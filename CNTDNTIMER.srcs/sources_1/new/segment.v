==> flow/design.v <==
`timescale 1ns / 1ps
module Segment(
    input rstn,
    input clk500hz,
    input [15:0] bcd_num,
    output [3:0] an,
    output [6:0] segment
);
reg [6:0] segment_r;
reg [3:0] an_r;
assign segment = ~ segment_r;
reg [3:0] cur_num_r;         
assign an = ~an_r;
always @(negedge rstn,posedge clk500hz)begin
    if(!rstn)begin
        an_r <= 4'b0000;     
    end
    else begin
        case(an_r)                  
        4'b0001: an_r <= 4'b0010;    
        4'b0010: an_r <= 4'b0100;    
        4'b0100: an_r <= 4'b1000;    
        default: an_r <= 4'b0001;    
        endcase
    end
end
always @(an_r,bcd_num)begin
    case(an_r)
        4'b0001: cur_num_r <= bcd_num[3:0];
        4'b0010: cur_num_r <= bcd_num[7:4];
        4'b0100: cur_num_r <= bcd_num[11:8];
        4'b1000: cur_num_r <= bcd_num[15:12];
        default: cur_num_r <= 4'b0;
    endcase    
end
always @(cur_num_r) begin
    case(cur_num_r)
        4'h0:segment_r <= 7'h40;     
        4'h1:segment_r <= 7'h4f;     
        4'h2:segment_r <= 7'h24;     
        4'h3:segment_r <= 7'h30;     
        4'h4:segment_r <= 7'h19;     
        4'h5:segment_r <= 7'h12;     
        4'h6:segment_r <= 7'h02;     
        4'h7:segment_r <= 7'h78;     
        4'h8:segment_r <= 7'h00;     
        4'h9:segment_r <= 7'h10;     
        default: segment_r <= 7'h7f;
    endcase
end
endmodule
======== Reports on Segment ========
The steps from the RTL of Segment to its reports follow in flow order.
Line numbers count from 1 in the design file above.
Operators: Yosys type, input widths -> output width; for muxes data width and select width s.
Cell names lack the library's common part.
The mark - stands for no value.
design
  top module .............................. Segment
  clock ................................... clk500hz
  standard-cell library ................... sky130hd
  timing corner ........................... tt_025C_1v80

======== Elaborated design ========
Source: Yosys, flattened and elaborated, memories not mapped. Widths are those after wreduce; folded enables and synchronous resets count as part of the registers. Registers that Yosys merges into a memory's read port (data or address) are not register bits. Print and check cells do not count. Equal cells are merged and count once.
Yosys's memory passes give these memory sizes; they may raise the number of words (mostly to a power of two), join words into wider ones and drop unused or constant bits.
cells by class
  equal/unequal tests ..................... 4
  muxes and demuxes ....................... 2
  bitwise operators ....................... 2
operator list
  operator            count
  $pmux 4 s4          1
  $pmux 4 s3          1
  $not 7->7           1
  $eq 4x1->1 const B  1
  $eq 4x2->1 const B  1
  $eq 4x3->1 const B  1
  $eq 4x4->1 const B  1
  $not 4->4           1
word-level totals
  register bits ........................... 4
  memory bits (read-only) ................. 112
  memories kept ........................... 1
  bits of input ports ..................... 18
  output and inout bits ................... 11
  elaborated cells ........................ 10
memories
  memory           depth  bits a word  rd ports  write ports  RTL line  RTL
  (no name shown)  16     7            1         0            37        case(cur_num_r)

======== Logic depth ========
Yosys ltp: most cells in a row. Word level: on the elaborated netlist, between registers, memories and ports. Mapped: between sequential cells and ports; inverters and the memories' decode and read muxes count.
logic depth
  depth in word-level cells ............... 2
  ABC_AREA ................................ 0
  depth in mapped cells ................... 9
  depth with buffers taken out ............ 8

======== Mapped cells and area ========
The flow's flattened synthesis, as Yosys stat reports it; memories are mapped. The netlist is that of the ABC_AREA named above (0 if unset); the other value can give another one.
The area totals of this step are shown rounded.
mapped netlist
  standard cells after synthesis .......... 58
  cell area after synthesis ............... 584 um^2
  area of sequential cells ................ 100 um^2
  mapped flip-flops ....................... 4
  buffers ................................. 5
cell types
  cell type  count  area in all (um^2)
  dfrtp_1    4      100.096
  ha_1       3      37.536
  nand3b_1   4      30.029
  a221oi_4   1      26.275
  nor4b_4    1      23.773
  buf_6      2      22.522
  a31oi_4    1      21.27
  nor4_4     1      21.27
  a22o_1     2      17.517
  a22o_4     1      17.517
  o21ai_2    2      17.517
  and2b_1    2      15.014
  buf_4      2      15.014
  inv_2      4      15.014
  mux2_4     1      15.014
  nor4b_2    1      15.014
  a211oi_2   1      12.512
  o22ai_1    2      12.512
Not listed: further types 17, cells in them 23.

======== Path before layout ========
Source: OpenSTA report_checks on the synthesized netlist (no wires, ideal clock, input and output delay 20% of the period each), path of least setup slack; recovery checks are left aside. Register names are those of the netlist, which keeps one name where synthesis merged equal registers.
timing path post-synthesis
  kind .................................... flip-flop to output port
  start point ............................. reg an_r[0]
  end point ............................... out segment[0]
  clock period ............................ 3.16 ns
  external output delay ................... 0.632 ns
  time at the first pin ................... 0.000 ns
  data arrival time ....................... 1.782 ns
  required time ........................... 2.528 ns
  path slack .............................. 0.746 ns
  delay of the path ....................... 1.782 ns
  stages .................................. 9
  buffers on the path ..................... 1
  period reached after synthesis .......... 2.414 ns
"delay of the path" is the arrival time less input delay plus setup time.
A path that ends at an output port has no setup time.
"stages": output pins that drive a net of the path, with the launching flip-flop's if there is one; two outputs of one cell count as two.
"period reached after synthesis" = period - worst setup slack (recovery checks aside). The figure is calculated, with input and output delays left at 20% of the set period.
Between the ends stands the longest chain of elaborated cells between them, by number of cells; it is not shown to be the way that was timed. Of several equally long chains one is given.
A line is the first line of the expression or statement that the cell stems from. Yosys adds cells for indexed reads and writes and turns some case tables into memories.
The chain passes a memory read, where the word-level depth is cut; so it can be longer than that depth.
A register here has more assigning lines than the two given.
between the ends, post-synthesis
  path through ............................ dfrtp_1 -> buf_6 -> and2b_1 -> a22oi_1 -> o32ai_1 -> a22o_1 -> ha_1 -> mux2_4 -> o22ai_2
  length of the longest elaborated chain .. 4
  elaborated cells between the ends (all ways) .. 7
  those cells by class .................... 4 x eq/ne; 1 x mux; 1 x logic; 1 x memory
ends and longest elaborated chain, post-synthesis
  element             RTL line  RTL
  start: declaration  10        reg [3:0] an_r;
  start: assignment   16        an_r <= 4'b0000;
  start: assignment   20        4'b0001: an_r <= 4'b0010;
  $eq 4x4->1          28        case(an_r)
  $pmux 4 s4          28
  $mem_v2 16x7        37        case(cur_num_r)
  $not 7->7           11        assign segment = ~ segment_r;
  end: declaration    7         output [6:0] segment

======== Timing after layout ========
Path of least setup slack in the final report of run A (OpenROAD, finished layout, wires in). Where an end is a register, its clock arrival counts in the times.
timing path post-layout
  kind .................................... flip-flop to output port
  start point ............................. reg an_r[2]
  end point ............................... out segment[4]
  clock period ............................ 1.67 ns
  external output delay ................... 0.33 ns
  time at the first pin ................... 0.26 ns
  data arrival time ....................... 2.33 ns
  required time ........................... 1.34 ns
  path slack .............................. -0.99 ns
  stages .................................. 10
  buffers on the path ..................... 1
Between the ends stands the longest chain of elaborated cells between them, by number of cells; it is not shown to be the way that was timed. Of several equally long chains one is given.
The chain passes a memory read, where the word-level depth is cut; so it can be longer than that depth.
A register here has more assigning lines than the two given.
between the ends, post-layout
  path through ............................ dfrtp_2 -> and2b_1 -> a22oi_2 -> o32ai_2 -> a22o_4 -> inv_1 -> ha_2 -> mux2i_1 -> o22ai_1 -> buf_2
  length of the longest elaborated chain .. 4
  elaborated cells between the ends (all ways) .. 7
  those cells by class .................... 4 x eq/ne; 1 x mux; 1 x logic; 1 x memory
ends and longest elaborated chain, post-layout
  element             RTL line  RTL
  start: declaration  10        reg [3:0] an_r;
  start: assignment   16        an_r <= 4'b0000;
  start: assignment   20        4'b0001: an_r <= 4'b0010;
  $eq 4x4->1          28        case(an_r)
  $pmux 4 s4          28
  $mem_v2 16x7        37        case(cur_num_r)
  $not 7->7           11        assign segment = ~ segment_r;
  end: declaration    7         output [6:0] segment

Measured results for Segment: 2 stored runs of the Yosys and OpenROAD flow on sky130hd. The settings differ; the order carries no meaning. The constraints put input and output delay at 20% of the set period each and load the outputs with 0.01 pF.
"period reached": clock period set for the run, less the worst setup slack. It is reckoned from that one timing run; input and output delays stay at 20% of the period that was set.
"time used up by the worst setup path" means the part of the period allowed to the worst setup path (the constraints hold back 20% at inputs and 20% at outputs) less its slack; where the path has registers, the arrival times of their clocks count too.
The results are shown rounded.

---- run A ----
settings
  period_ns = 1.67
  CORE_UTILIZATION = 25
  SETUP_SLACK_MARGIN = -0.15
  PLACE_DENSITY_LB_ADDON = 0.07
  CORE_MARGIN = 9
  CELL_PAD_IN_SITES_DETAIL_PLACEMENT = 2
  GPL_ROUTABILITY_DRIVEN = 1
  CTS_CLUSTER_DIAMETER = 215
  MIN_ROUTING_LAYER = met2
  CAP_MARGIN = 20
  SLEW_MARGIN = 20
results
  period reached .......................... 2.660 ns
  setup slack of the worst path ........... -0.990 ns
  standard-cell area after layout ......... 1220 um^2
  synthesized cell area ................... 584 um^2
  die outline area ........................ 4400 um^2
  time used up by the worst setup path .... 2.33 ns
  critical path kind ...................... flip-flop to output port
  summed negative setup slack ............. -6.00 ns

---- run B ----
settings
  period_ns = 3.07
  CORE_UTILIZATION = 72
  SETUP_SLACK_MARGIN = 0.85
  PLACE_DENSITY_LB_ADDON = 0.11
  CORE_ASPECT_RATIO = 0.89
  CELL_PAD_IN_SITES_GLOBAL_PLACEMENT = 3
  CELL_PAD_IN_SITES_DETAIL_PLACEMENT = 2
  GPL_ROUTABILITY_DRIVEN = 1
  CTS_CLUSTER_SIZE = 92
  CAP_MARGIN = 40
  SLEW_MARGIN = 40
  CORE_MARGIN = 2
results
  not finished: floorplanning ended with error PDN-0185
